==> flow/design.v <==
`timescale 1ns / 1ps
module kadai_6(
    input SW1,CLK12M,
    output LED0,LED1,LED2
    );
        reg [2:0] CNT;
        reg [23:0] DIV;
        wire SW1,CLK1HZ;
        always @ (posedge CLK12M) begin
            if (DIV == 0) begin
                DIV <= 12000000;
                if(SW1) begin
                    if(CNT == 7) begin
                        CNT <= 0;
                    end
                    else begin
                        CNT <= CNT + 1;
                    end
                end
                else begin
                    if(CNT == 0) begin
                        CNT <= 7;
                    end
                    else begin
                        CNT <= CNT - 1;
                    end
                end
            end
            else  begin
                DIV <= DIV - 1;
            end	
        end
    assign CLK1HZ = DIV[23];
    assign LED0 =~ CNT[0];
    assign LED1 =~ CNT[1];
    assign LED2 =~ CNT[2];
endmodule
# Step by step through the tools: kadai_6
# The steps from the RTL of kadai_6 to its reports follow in flow order.
# Line numbers count from 1 in the design file above.
# Operators carry their Yosys type and port widths (W data, S select, Z words).
# A cell with -- has no value.
dict set report inputs {
  top {kadai_6}
  clock_port {CLK12M}
  cell_library {sky130hd}
  corner {tt_025C_1v80}
}

# Word level
# Yosys after proc, flatten, opt, wreduce and memory -nomap, before mapping. Enables and synchronous resets that opt folds into registers are not counted as muxes. Memory bits, and registers merged into a memory's read port (data or address), are not among the register bits. Print and check cells are not counted. Equal cells are merged and count once.
dict set report bits {
  output_inout_bits 3
  reg_bits 27
  wordCells 14
  input_bits 2
}
dict set report op_classes {
  add_sub_neg 3
  reduce_and_logical 2
  logic 3
  muxes 3
  n_eq 1
}
# op n
set ops {}
lappend ops {{$sub A24 B1 Y24 const B} 1}
lappend ops {{$logic_not A24 Y1} 1}
lappend ops {{$mux W3} 3}
lappend ops {{$not A1 Y1} 3}
lappend ops {{$add A3 B1 Y3 const B} 1}
lappend ops {{$sub A3 B1 Y3 const B} 1}
lappend ops {{$eq A3 B3 Y1 const B} 1}
lappend ops {{$logic_not A3 Y1} 1}

# Longest topological paths
# Yosys ltp: most cells in a row. Word level: on the elaborated netlist, between registers, memories and ports. Mapped: between sequential cells and ports; inverters and the memories' decode and read muxes count.
dict set report logic_depth {
  ltp_word 3
  abc_area 0
  ltp_mapped 7
  depth_no_buf 6
}

# Synthesis result
# Yosys stat after the flow's synthesis: flattened, memories mapped to cells. It holds for the ABC_AREA given above (unset counts as 0); a run with the other value may have another netlist.
dict set report mapped {
  yosys_area_um2 1363.8
  ffs 27
  n_buf 5
  stdcells 155
  sequential_area_um2 570.5
}
# cell n type_area_um2
set types {}
lappend types {sky130_fd_sc_hd__dfxtp_1 24 480.461}
lappend types {sky130_fd_sc_hd__edfxtp_1 3 90.086}
lappend types {sky130_fd_sc_hd__nor2_1 22 82.579}
lappend types {sky130_fd_sc_hd__ha_1 6 75.072}
lappend types {sky130_fd_sc_hd__and3_1 7 43.792}
lappend types {sky130_fd_sc_hd__a21oi_1 8 40.038}
lappend types {sky130_fd_sc_hd__o21ai_0 8 40.038}
lappend types {sky130_fd_sc_hd__o31ai_1 5 37.536}
lappend types {sky130_fd_sc_hd__or4_1 5 37.536}
lappend types {sky130_fd_sc_hd__xnor2_1 4 35.034}
lappend types {sky130_fd_sc_hd__nand4_1 5 31.28}
lappend types {sky130_fd_sc_hd__or3_1 5 31.28}
lappend types {sky130_fd_sc_hd__nor3_1 6 30.029}
lappend types {sky130_fd_sc_hd__nor4_1 4 25.024}
lappend types {sky130_fd_sc_hd__a211oi_1 3 22.522}
lappend types {sky130_fd_sc_hd__a21o_1 3 22.522}
lappend types {sky130_fd_sc_hd__a31oi_1 3 18.768}
lappend types {sky130_fd_sc_hd__inv_1 5 18.768}
# Other cell types: 19; their cells: 29.

# Worst setup path after synthesis
# Source: OpenSTA report_checks on the synthesized netlist (no wires, ideal clock, input and output delay 20% of the period each), path of least setup slack; recovery checks are left aside. Register names are those of the netlist, which keeps one name where synthesis merged equal registers.
dict set report synth_path {
  path_kind {register to register}
  startpoint {register DIV[14]}
  endpoint {register CNT[0]}
  arrival_time_ns 1.835
  t_first_pin_ns 0.000
  delay_ns 2.135
  stages 6
  setup_ns 0.300
  t_required_ns 2.090
  n_path_buf 2
  setup_slack_ns 0.255
  clock_period_ns 2.39
  synth_period_reached_ns 2.135
}
# "delay_ns" is the arrival time less input delay plus setup time.
# "stages" counts driving pins, that of a launching flip-flop among them; a cell with two outputs on the path counts twice.
# "synth_period_reached_ns" is the clock period less the worst setup slack; recovery checks do not enter. This is arithmetic on one report: input and output delays are still those of the set period (20% each).
# The rows between start and end are the longest chain of elaborated cells between them; the timing report does not say that the signal goes this way. Where chains are equally long, one stands for them.
# Each line given opens the expression or statement behind the cell; cells for indexed reads and writes are added by Yosys, which also makes memories of some case tables.
# A register here has more assigning lines than the two given.
dict set report synth_via {
  cell_sequence {sky130_fd_sc_hd__dfxtp_1 > sky130_fd_sc_hd__or4_1 > sky130_fd_sc_hd__buf_2 > sky130_fd_sc_hd__nor4b_1 > sky130_fd_sc_hd__and3_1 > sky130_fd_sc_hd__buf_4}
  elab_chain_cells 1
  cone_cells 1
  cone_lines 1
  classes_between {1 x reduce/logical}
}
# element line_no
set synth_rtl {}
lappend synth_rtl {{start, declared} 7} ;# reg [23:0] DIV;
lappend synth_rtl {{start, assigned} 11} ;# DIV <= 12000000;
lappend synth_rtl {{start, assigned} 30} ;# DIV <= DIV - 1;
lappend synth_rtl {{$logic_not A24 Y1} 10} ;# if (DIV == 0) begin
lappend synth_rtl {{end, assigned} 17} ;# CNT <= CNT + 1;
lappend synth_rtl {{end, assigned} 25} ;# CNT <= CNT - 1;
lappend synth_rtl {{end, declared} 6} ;# reg [2:0] CNT;

# Timing after layout
# Path of least setup slack in the final report of record 1 (OpenROAD, finished layout, wires in). Where an end is a register, its clock arrival counts in the times.
dict set report layout_path {
  path_kind {register to register}
  startpoint {register DIV[14]}
  endpoint {register CNT[2]}
  clock_period_ns 4.21
  arrival_time_ns 2.61
  t_first_pin_ns 0.32
  n_path_buf 0
  stages 4
  setup_ns 0.34
  setup_slack_ns 1.60
  t_required_ns 4.20
}
# The rows between start and end are the longest chain of elaborated cells between them; the timing report does not say that the signal goes this way. Where chains are equally long, one stands for them.
# A register here has more assigning lines than the two given.
dict set report layout_via {
  cell_sequence {sky130_fd_sc_hd__dfxtp_1 > sky130_fd_sc_hd__or4_1 > sky130_fd_sc_hd__nor4b_1 > sky130_fd_sc_hd__and3_1}
  elab_chain_cells 1
  cone_cells 1
  cone_lines 1
  classes_between {1 x reduce/logical}
}
# element line_no
set layout_rtl {}
lappend layout_rtl {{start, declared} 7} ;# reg [23:0] DIV;
lappend layout_rtl {{start, assigned} 11} ;# DIV <= 12000000;
lappend layout_rtl {{start, assigned} 30} ;# DIV <= DIV - 1;
lappend layout_rtl {{$logic_not A24 Y1} 10} ;# if (DIV == 0) begin
lappend layout_rtl {{end, assigned} 17} ;# CNT <= CNT + 1;
lappend layout_rtl {{end, assigned} 25} ;# CNT <= CNT - 1;
lappend layout_rtl {{end, declared} 6} ;# reg [2:0] CNT;

; Design kadai_6 on sky130hd. What follows are 2 stored runs of the flow, each under its own settings; their order means nothing. The constraints put input and output delay at 20% of the set period each and load the outputs with 0.01 pF.
; "achieved_clock_period_ns" means the clock period less the worst setup slack. The figure is calculated, with input and output delays left at 20% of the set period.
; "worst_setup_path_time_ns" = time allowed to the worst setup path (clock period - input delay - output delay, where it has them) - its slack; a late launch clock adds to it, a late capture clock takes from it.
; "power_total_uw" rests on the timing tool's default activity at the inputs, not on a simulated workload.

[record 1: settings]
period_ns = 4.21
CORE_UTILIZATION = 52
SETUP_SLACK_MARGIN = -0.07
PLACE_DENSITY_LB_ADDON = 0.21
CORE_ASPECT_RATIO = 0.93
ABC_AREA = 0
GPL_TIMING_DRIVEN = 1
GPL_ROUTABILITY_DRIVEN = 0
SLEW_MARGIN = 0
MIN_ROUTING_LAYER = met2
MAX_ROUTING_LAYER = met4
CAP_MARGIN = 20
CORE_MARGIN = 2
[record 1: results]
die_um2 = 3048.6
worst_setup_path_time_ns = 2.61
critical_path_kind = register to register
post_route_stdcell_area_um2 = 1448.9
setup_ws_ns = 1.598
post_synth_area_um2 = 1363.8
achieved_clock_period_ns = 2.612
total_negative_slack_ns = 0.000
ws_hold_ns = 0.497
fin_util_pct = 59.8
power_total_uw = 373.1

[record 2: settings]
period_ns = 2.45
CORE_UTILIZATION = 29
CAP_MARGIN = 20
CORE_MARGIN = 2
SLEW_MARGIN = 20
[record 2: results]
die_um2 = 5267.1
worst_setup_path_time_ns = 2.19
critical_path_kind = register to register
post_route_stdcell_area_um2 = 1542.7
setup_ws_ns = 0.260
post_synth_area_um2 = 1363.8
achieved_clock_period_ns = 2.190
total_negative_slack_ns = 0.000
ws_hold_ns = 0.475
fin_util_pct = 34.7
power_total_uw = 702.1
